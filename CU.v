==> flow/design.v <==
module CU(
     input CLK,              			 
     input reset,            			 
  input [5:0] op_instruction,      
  input [5:0] func_instruction,		 
    input zero,             			 
    output reg w_pc,           		 
    output reg slc_ALUB,         	 
    output reg slc_ALUA,           
    output reg[1:0] slc_RFWriteData,   
    output reg w_RF,          		 
    output reg w_dataMem,       	 
  output reg[1:0] op_ext,     		 
  output reg[1:0] slc_pcSrc,       
  output reg[1:0] slc_RFWriteAddr, 
  output reg[3:0] op_ALU       		 
    );
    parameter [2:0] 
        IF    		= 3'b000,
        ID    		= 3'b001,
        EX_MEM		= 3'b010,
  			EX_NO_MEM = 3'b011,
  			EX_NO_WB	=	3'b100,
        MEM_NO_WB	= 3'b101,
        MEM_WB   	= 3'b110,
        WB 				= 3'b111;
    parameter [5:0]
     	add_func  = 6'b100000,
      sub_func 	= 6'b100001, 
      and_func  = 6'b100100, 
      or_func  	= 6'b100101,  
      movn_func = 6'b001011,
      movz_func = 6'b001010,
      sll_func  = 6'b000000,  
      slt_func  = 6'b101010,  
      jr_func   = 6'b001000,  
      addi_op   = 6'b001100,  
      ori_op    = 6'b001101,  
      sw_op  		= 6'b101011,   
      lw_op     = 6'b100011,  
      beq_op    = 6'b000100,   
      j_op  		= 6'b000010,  
      jal_op 		= 6'b000011
  		; 
    reg [2:0] status;
  	initial
    begin
      w_pc <= 0;
      slc_ALUB <= 0;
      slc_ALUA <= 0;
      w_RF <= 0;
      w_dataMem <= 0;
      slc_pcSrc <= 0;
      slc_RFWriteData <= 0;
      slc_RFWriteAddr <= 0;
      op_ALU <= 0;
      status = IF;
    end
    always@(posedge CLK or posedge reset)
     begin
        if (reset)  
         begin
            status = IF;
            w_pc = 0;
            w_RF = 0;
         end
        else
         begin
           case (status)				
                IF:					  
                 begin
                    w_pc = 0;					 
                    w_RF = 0;					 
                    w_dataMem = 0;		 
                    status <= ID;			 
                 end
                ID:
                 begin
                    case (op_instruction)
                      	6'b000000 : 		 
                          begin
                            case (func_instruction)
                              sll_func:
                                begin
                                  op_ext = 2'b00;	 
                                  status = EX_NO_MEM;
                                end
                              jr_func: status = EX_NO_WB;
                              default:	
                                   status = EX_NO_MEM;	 
                            endcase
                          end		 
                        sw_op, lw_op:
                          begin
                            op_ext = 2'b10;		 
                            status = EX_MEM;
                          end
                      	j_op :	status = EX_NO_WB;
                      	jal_op : status = EX_NO_MEM;
                      	addi_op, beq_op :
                          begin
                            op_ext = 2'b10;				 
                            status = EX_NO_MEM;
                          end
                        ori_op :
                          begin
                            op_ext = 01;				 
                            status = EX_NO_MEM;
                          end
                    endcase		
                 end					 
             EX_MEM: 	 
               begin
                 slc_ALUB = 1;		 
                 slc_ALUA = 1;		 
                 op_ALU = 0000;		 
                 if (func_instruction == sw_op) status = MEM_NO_WB;  
                 else status = MEM_WB;		 
               end
             EX_NO_WB:  
               begin
                 if (func_instruction == jr_func) slc_pcSrc = 2'b10;
                 if (op_instruction == j_op) slc_pcSrc = 2'b11;
                 w_pc = 1;
                 status = IF;
               end
             EX_NO_MEM:  
               begin
                 if (op_instruction == 0)		 
                   begin
                     slc_ALUB = 0;					 
                     slc_ALUA = 1;					 
									   case(func_instruction)
                       add_func : op_ALU = 4'b0000;
                       sub_func : op_ALU = 4'b0001;
                       and_func : op_ALU = 4'b0110;
                       or_func  : op_ALU = 4'b0101;
                       movn_func: op_ALU = 4'b1000;
                       movz_func: op_ALU = 4'b1000;
                       slt_func : op_ALU = 4'b0010;
                       sll_func : 
                         begin
                           slc_ALUB = 1;			 
                           op_ALU = 4'b0100;
                         end
                       default: ;							 
                     endcase	     
                   end			 
                 else				 
                   begin
                     slc_ALUB = 1;				 
                     slc_ALUA = 1;				 
                     case(op_instruction)
                       addi_op : op_ALU = 4'b0000;
                       ori_op  : op_ALU = 4'b0101;
                       beq_op  : 
                        begin
                          slc_ALUB = 0;        
                          op_ALU = 4'b0001;
                        end
                       jal_op  : 
                         begin
                           slc_ALUA = 0;
                           op_ALU = 4'b1001;
                         end
                     endcase
                   end				 
               status = WB;		 
             end	 
             MEM_NO_WB :  
               begin
                 w_dataMem = 1; 			 
                 w_pc =  1;          
                 status = IF; 	 
               end
             MEM_WB : 	 
               begin
                 w_dataMem = 0;		 
                 status = WB;	 
               end
             WB :				 
               begin
                 slc_pcSrc = 0;
                 if (op_instruction == lw_op)	 
                   slc_RFWriteData = 2'b01;
                 else if (op_instruction == 0 && func_instruction[5:1] == 5'b00101) 
                   slc_RFWriteData = 2'b10;	  
                 else
                   slc_RFWriteData = 2'b00;	 
                 case (op_instruction)
                   jal_op:	
                    begin
                      slc_pcSrc = 2'b11;					  
                      slc_RFWriteAddr = 2'b00;		 
                    end
                   addi_op, ori_op, lw_op:
                     begin
                       slc_RFWriteAddr = 2'b01; 	  		 
                     end
                   6'b000000: slc_RFWriteAddr = 2'b10; 	 
                   beq_op: slc_pcSrc = zero ? 2'b01 : 2'b00;	 
                 endcase
                 if (func_instruction == movn_func && zero == 1)
                   w_RF = 0;	 
                 else if (func_instruction == movz_func && zero == 0)
                   w_RF = 0;	 
                 else
                   w_RF = 1;		 
                 w_pc = 1; 			 
                 status = IF;  
               end   
           endcase   
         end	   
     end			   
  endmodule
# From RTL to reports: CU
# What the tools print for CU, step after step.
# Lines are those of the file above, counted from 1.
# Library cell names are shortened.
# The mark -- stands for no value.
# design
top	CU
clk_port	CLK
library	sky130hd
lib_corner	tt_025C_1v80

# Word-level counts
# Source: Yosys, flattened and elaborated, memories not mapped. Widths are those after wreduce. Registers that Yosys merges into a memory's read port (data or address) are not register bits. Print and check cells do not count. Equal cells are merged and count once.
# word_totals
in_bits	15
wordCells	110
rom_bits	0
n_memories	0
latchBits	0
ramBits	0
clocked_rd_ports_x_width	0
output_inout_bits	17
reg_bits	20
# classes
n_mul	0
n_eq	31
reduce_logical	28
add_sub_neg	0
mux	33
div	0
n_logic	7
cmp	0
shift	0
# ops
operator	count
6-bit equality test with constant B	8
6-bit by 4-bit equality test with 1-bit output with constant B	5
4-bit case mux with 7-bit select	1
6-bit OR reduction	3
2-bit 2-to-1 mux	9
4-bit case mux with 4-bit select	1
3-bit case mux with 5-bit select	1
7-bit OR reduction	2
3-bit equality test with constant B	4
4-bit OR reduction	3
6-bit by 2-bit equality test with 1-bit output with constant B	2
6-bit logical NOT	2
3-bit case mux with 4-bit select	1
2-bit case mux with 3-bit select	2
1-bit case mux with 2-bit select	5
9-bit != test with constant B	1
2-bit OR reduction	4
4-bit != test with constant B	2
4-bit AND reduction	2
4-bit case mux with 2-bit select	1
2-bit case mux with 2-bit select	2
1-bit 2-to-1 mux	8
1-bit inverter	7
2-bit AND reduction	3
3-bit by 2-bit equality test with 1-bit output with constant B	2
3-bit != test with constant B	2
3-bit AND reduction	2
3-bit OR reduction	2
# Not listed: further kinds 10, cells in them 12.

# Logic depth
# Longest topological path by Yosys (ltp), each cell counted once; first at word level (registers and memories cut), then after technology mapping (sequential cells cut; the memories' decode and read muxes count).
# logic_depth
depth_word	5
abc_area	0
mapped_depth	7
mapped_depth_nobuf	5

# Netlist
# Yosys stat after the flow's synthesis: flattened, memories mapped to cells. It holds for the ABC_AREA given above (unset counts as 0); a run with the other value may have another netlist.
# mapped
flip_flops	20
cell_count	160
sequential_area_um2	575.6
synth_area_um2	1387.6
buf_cells	11
# by_type
type	count	area_total_um2
edfxtp_1	15	450.432
dfrtp_1	5	125.12
nand2_1	15	56.304
nor2_1	15	56.304
nor2b_1	9	56.304
nor3_1	11	55.053
o21ai_0	11	55.053
a21oi_1	9	45.043
inv_1	10	37.536
nand3_1	5	25.024
nor4_1	4	25.024
buf_6	2	22.522
clkbuf_1	6	22.522
nor3b_1	3	22.522
a31oi_1	3	18.768
and2_1	3	18.768
nand4_1	3	18.768
xnor2_1	2	17.517
# Not listed: further types 25, cells in them 29.

# Worst setup path after synthesis
# OpenSTA on the mapped netlist: ideal clock, no wires. The path of least setup slack (recovery checks aside). Input and output delay are each 20% of the period. Register names are those of the netlist, which keeps one name where synthesis merged equal registers.
# synth_timing
kind	input-to-reg
startpoint	in op_instruction[4]
endpoint	reg op_ALU[0]
setup_ps	332
delay_ps	1602
t_first_pin_ps	662
setup_slack_ps	1046
path_buffers	2
period_ps	3310
arrival_ps	1932
required_ps	2978
stages	7
input_delay_ps	662
synth_period_reached_ps	2264
# "delay_ps" = arrival - input delay + setup time.
# "stages": output pins that drive a net of the path, with the launching flip-flop's if there is one; two outputs of one cell count as two.
# "synth_period_reached_ps" = period - worst setup slack (recovery checks aside). The figure is calculated, with input and output delays left at 20% of the set period.
# Between the ends stands the longest chain of elaborated cells between them, by number of cells; it is not shown to be the way that was timed. Of several equally long chains one is given.
# A line is the first line of the expression or statement that the cell stems from. Yosys adds cells for indexed reads and writes and turns some case tables into memories.
# A register here has more assigning lines than the two given.
# The path ends at the enable pin of a flip-flop; only ways to that pin are counted.
# synth_via
cell_sequence	buf_6 or4_4 nand2b_4 buf_6 nor2_1 a221oi_1 nor2b_1
elab_chain_cells	3
cells_between	8
cone_classes	eq/ne (6); reduce/logical (2)
# synth_lines
element	line_no	source
start, declared	4	input [5:0] op_instruction,
6-bit by 2-bit equality test with 1-bit output	153	case(op_instruction)
6-bit != test	--
4-bit AND reduction	--
end, assigned	154	addi_op : op_ALU = 4'b0000;
end, assigned	155	ori_op  : op_ALU = 4'b0101;
end, declared	16	output reg[3:0] op_ALU

# Worst path after layout
# Path of least setup slack in the final report of run 1 (OpenROAD, finished layout, wires in). Where an end is a register, its clock arrival counts in the times.
# The path's times are printed in steps of 10 ps; the period is the one set.
# layout_timing
kind	input-to-reg
startpoint	in op_instruction[0]
endpoint	reg status[2]
setup_ps	120
period_ps	2130
arrival_ps	2290
t_first_pin_ps	430
input_delay_ps	430
setup_slack_ps	60
path_buffers	3
stages	8
required_ps	2340
# Between the ends stands the longest chain of elaborated cells between them, by number of cells; it is not shown to be the way that was timed. Of several equally long chains one is given.
# A register here has more assigning lines than the two given.
# layout_via
cell_sequence	dlygate4sd2_1 buf_4 buf_6 and2_1 o21ai_0 a21oi_1 nand2_1 o21ai_0
elab_chain_cells	4
cells_between	13
cone_classes	eq/ne (8); mux (2); reduce/logical (3)
# layout_lines
element	line_no	source
start, declared	4	input [5:0] op_instruction,
6-bit by 4-bit equality test with 1-bit output	79	case (op_instruction)
4-bit OR reduction	--
3-bit case mux with 4-bit select	79
3-bit case mux with 5-bit select	69	case (status)
end, assigned	63	status = IF;
end, assigned	75	status <= ID;
end, declared	45	reg [2:0] status;

Module CU, platform sky130hd: 2 stored runs of the flow (Yosys, OpenROAD) with differing settings, in no particular order. Input and output delays are each 20% of the period that was set; the output load is 0.01 pF.
"timing.achieved_period_ps" means the clock period less the worst setup slack. The figure is calculated, with input and output delays left at 20% of the set period.
By "critical_path_time_ps" is meant the share of the clock period that the worst setup path is allowed (20% is reserved at inputs, 20% at outputs), minus its slack. Clock arrival times at its registers enter into it.
By "fin_power_w" is meant OpenSTA's value without simulated activity: inputs other than the clock are taken to toggle once in ten clock periods, and the tool carries that through the logic.
"critical_path_time_ps" is known to 10 ps.

Run 1, flow files:
==> flow/run.sh <==
#!/bin/bash
# the make line also repeats the synthesis and layout settings of config.mk as NAME=value (left out here)
make -C /OpenROAD-flow-scripts/flow DESIGN_CONFIG=/design/flow/config.mk WORK_HOME=/design/flow/orfs CLKGATE_MAP_FILE= finish
==> flow/config.mk <==
export PLATFORM = sky130hd
export DESIGN_NAME = CU
export DESIGN_NICKNAME = CU
export VERILOG_FILES = /design/flow/design.v
export SDC_FILE = /design/flow/constraint.sdc
export NUM_CORES = 4
export LEC_CHECK = 0
export CAP_MARGIN = 20
export CORE_ASPECT_RATIO = 1.35
export CORE_MARGIN = 2
export CORE_UTILIZATION = 60
export CTS_CLUSTER_DIAMETER = 382
export GPL_ROUTABILITY_DRIVEN = 1
export PLACE_DENSITY_LB_ADDON = 0.11
export SETUP_SLACK_MARGIN = 0.21
export SLEW_MARGIN = 20
==> flow/constraint.sdc <==
create_clock -name core_clock -period 2.13 [get_ports {CLK}]
set_input_delay 0.4260 -clock core_clock [delete_from_list [all_inputs] [get_ports {CLK}]]
set_output_delay 0.4260 -clock core_clock [all_outputs]
set_load 0.01 [all_outputs]

==> results of run 1, as CSV <==
result,value
fin_power_w,0.001635
final_setup_ws_ps,55
synthArea_um2,1387.6
design_die_area_um2,2717.7
layout_utilization_frac,0.952
tns_ps,0
critical_path_time_ps,1650
path_kind,"input-to-reg"
finalCellArea_um2,2120.8
timing.achieved_period_ps,2075

Run 2, flow files:
==> flow/run.sh <==
#!/bin/bash
# the make line also repeats the synthesis and layout settings of config.mk as NAME=value (left out here)
make -C /OpenROAD-flow-scripts/flow DESIGN_CONFIG=/design/flow/config.mk WORK_HOME=/design/flow/orfs CLKGATE_MAP_FILE= finish
==> flow/config.mk <==
export PLATFORM = sky130hd
export DESIGN_NAME = CU
export DESIGN_NICKNAME = CU
export VERILOG_FILES = /design/flow/design.v
export SDC_FILE = /design/flow/constraint.sdc
export NUM_CORES = 4
export LEC_CHECK = 0
export CAP_MARGIN = 20
export CORE_MARGIN = 2
export CORE_UTILIZATION = 40
export SLEW_MARGIN = 20
==> flow/constraint.sdc <==
create_clock -name core_clock -period 1.4 [get_ports {CLK}]
set_input_delay 0.2800 -clock core_clock [delete_from_list [all_inputs] [get_ports {CLK}]]
set_output_delay 0.2800 -clock core_clock [all_outputs]
set_load 0.01 [all_outputs]

==> results of run 2, as CSV <==
result,value
fin_power_w,0.002383
final_setup_ws_ps,-59
synthArea_um2,1387.6
design_die_area_um2,3955.8
layout_utilization_frac,0.684
tns_ps,-323
critical_path_time_ps,1460
path_kind,"reg-to-reg"
finalCellArea_um2,2282.2
timing.achieved_period_ps,1459
