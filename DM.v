==> flow/design.v <==
`timescale 1ns / 1ps
module DM(
  input CLK,
	 	input w_dataMem,            	  
  input [31:0] rw_addr,             
  input [31:0] in_data,         	 
  output reg [31:0] out_data    	
    );
  reg [7:0] mem[0:63];
	integer i;			
	initial
	 begin
		for (i = 0; i < 64; i = i + 1)  mem[i] <= 0;
	 end
	always@(negedge CLK)
	 begin
     if (w_dataMem)		 
		 begin
		  mem[rw_addr] <= in_data[31:24];
			mem[rw_addr + 1] <= in_data[23:16];
			mem[rw_addr + 2] <= in_data[15:8];
			mem[rw_addr + 3] <= in_data[7:0];
		 end
		else							 
		 begin
		  out_data[31:24] <= mem[rw_addr];
			out_data[23:16] <= mem[rw_addr + 1];
			out_data[15:8] <= mem[rw_addr + 2];
			out_data[7:0] <= mem[rw_addr + 3];
		 end
	 end
endmodule
======== Tool chain data of DM ========
The steps from the RTL of DM to its reports follow in flow order.
Line numbers count from 1 in the design file above.
Library cell names are shortened.
Not given: n/a
inputs
  design top .............................. DM
  clock input ............................. CLK
  cell library ............................ sky130hd
  corner .................................. tt_025C_1v80

======== Elaborated design ========
Yosys after proc, flatten, opt, wreduce and memory -nomap, before mapping. Enables and synchronous resets that opt folds into registers are not counted as muxes. Memory bits, and registers merged into a memory's read port (data or address), are not among the register bits. Print and check cells are not counted.
Memory sizes are those after Yosys's memory passes, which may raise the word count (mostly to a power of two), join words into wider ones and drop unused or constant bits.
bit counts
  register bits ........................... 0
  bits in latches ......................... 0
  memory bits (writable) .................. 512
  bits in read-only memories .............. 0
  word width x clocked read ports ......... 32
  memories kept ........................... 1
  input bits .............................. 66
  output and inout bits ................... 32
  word-level cells ........................ 17
memory list
  memory  depth  bits a word  read ports  wr ports  line  RTL
  mem     64     8            4           4         9     reg [7:0] mem[0:63];
cells by class
  add/subtract/negate cells ............... 3
  $mul .................................... 0
  div/mod/pow operators ................... 0
  magnitude comparators ................... 0
  equal/unequal tests ..................... 0
  shifts and indexed selects .............. 0
  mux-type cells .......................... 9
  bitwise logic cells ..................... 0
  reduce/logical cells .................... 4
operator list
  cell                                                    number
  8-bit two-way mux                                       4
  6-bit two-way mux                                       4
  6-bit by 2-bit adder with 6-bit output with constant B  2
  6-bit by 1-bit adder with 6-bit output with constant B  1
  1-bit zero test                                         4
  1-bit two-way mux                                       1

======== Depth ========
Yosys ltp: most cells in a row. Word level: on the elaborated netlist, between registers, memories and ports. Mapped: between sequential cells and ports; inverters and the memories' decode and read muxes count.
depth
  word-level depth ........................ 2
  ABC_AREA ................................ 0
  mapped depth ............................ 16

======== Synthesis result ========
Yosys stat after the flow's synthesis: flattened, memories mapped to cells. It holds for the ABC_AREA given above (unset counts as 0); a run with the other value may have another netlist.
The area totals of this step are shown rounded.
synthesis totals
  cell count .............................. 4,980
  cell area after synthesis ............... 0.053 mm²
  sequential part of the area ............. 0.016 mm²
  mapped flip-flops ....................... 544
cell types
  type      number  area in all (µm²)
  edfxtp_1  544     1.63E+04
  mux4_2    461     1.04E+04
  mux2i_1   611     6.12E+03
  mux2_2    401     4.52E+03
  nand2_1   665     2.5E+03
  o21ai_0   371     1.86E+03
  clkbuf_1  306     1.15E+03
  a211oi_1  121     908.371
  buf_2     146     730.701
  nor2_1    180     675.648
  nor3_1    97      485.466
  o31ai_1   64      480.461
  nand3_1   95      475.456
  nor2b_1   70      437.92
  nand4_1   69      431.664
  buf_4     53      397.882
  a22o_1    39      341.578
  a21oi_1   60      300.288
Other cell types: 64; their cells: 627.

Subject: DM on sky130hd, stored results

Hello all,

Design DM on sky130hd. What follows are 2 stored runs of the flow, each under its own settings; their order means nothing. The constraints put input and output delay at 20% of the set period each and load the outputs with 0.01 pF.

---- run 1 ----
settings
  period_ns = 10.1
  CORE_UTILIZATION = 71
  SETUP_SLACK_MARGIN = 0.41
  CORE_ASPECT_RATIO = 0.57
  CELL_PAD_IN_SITES_GLOBAL_PLACEMENT = 0
  GPL_ROUTABILITY_DRIVEN = 1
  SLEW_MARGIN = 25
  MIN_ROUTING_LAYER = met2
  MAX_ROUTING_LAYER = met4
  CAP_MARGIN = 20
  CORE_MARGIN = 2
results
  no final report: routing broke off with GRT-0116

---- run 2 ----
settings
  period_ns = 20.4
  CORE_UTILIZATION = 31
  SETUP_SLACK_MARGIN = 3.23
  PLACE_DENSITY_LB_ADDON = 0.02
  CORE_ASPECT_RATIO = 1.75
  CORE_MARGIN = 2
  CELL_PAD_IN_SITES_GLOBAL_PLACEMENT = 3
  GPL_TIMING_DRIVEN = 0
  CTS_CLUSTER_DIAMETER = 166
  SLEW_MARGIN = 10
  CAP_MARGIN = 20
results
  no final report: routing broke off with GRT-0116

Thanks
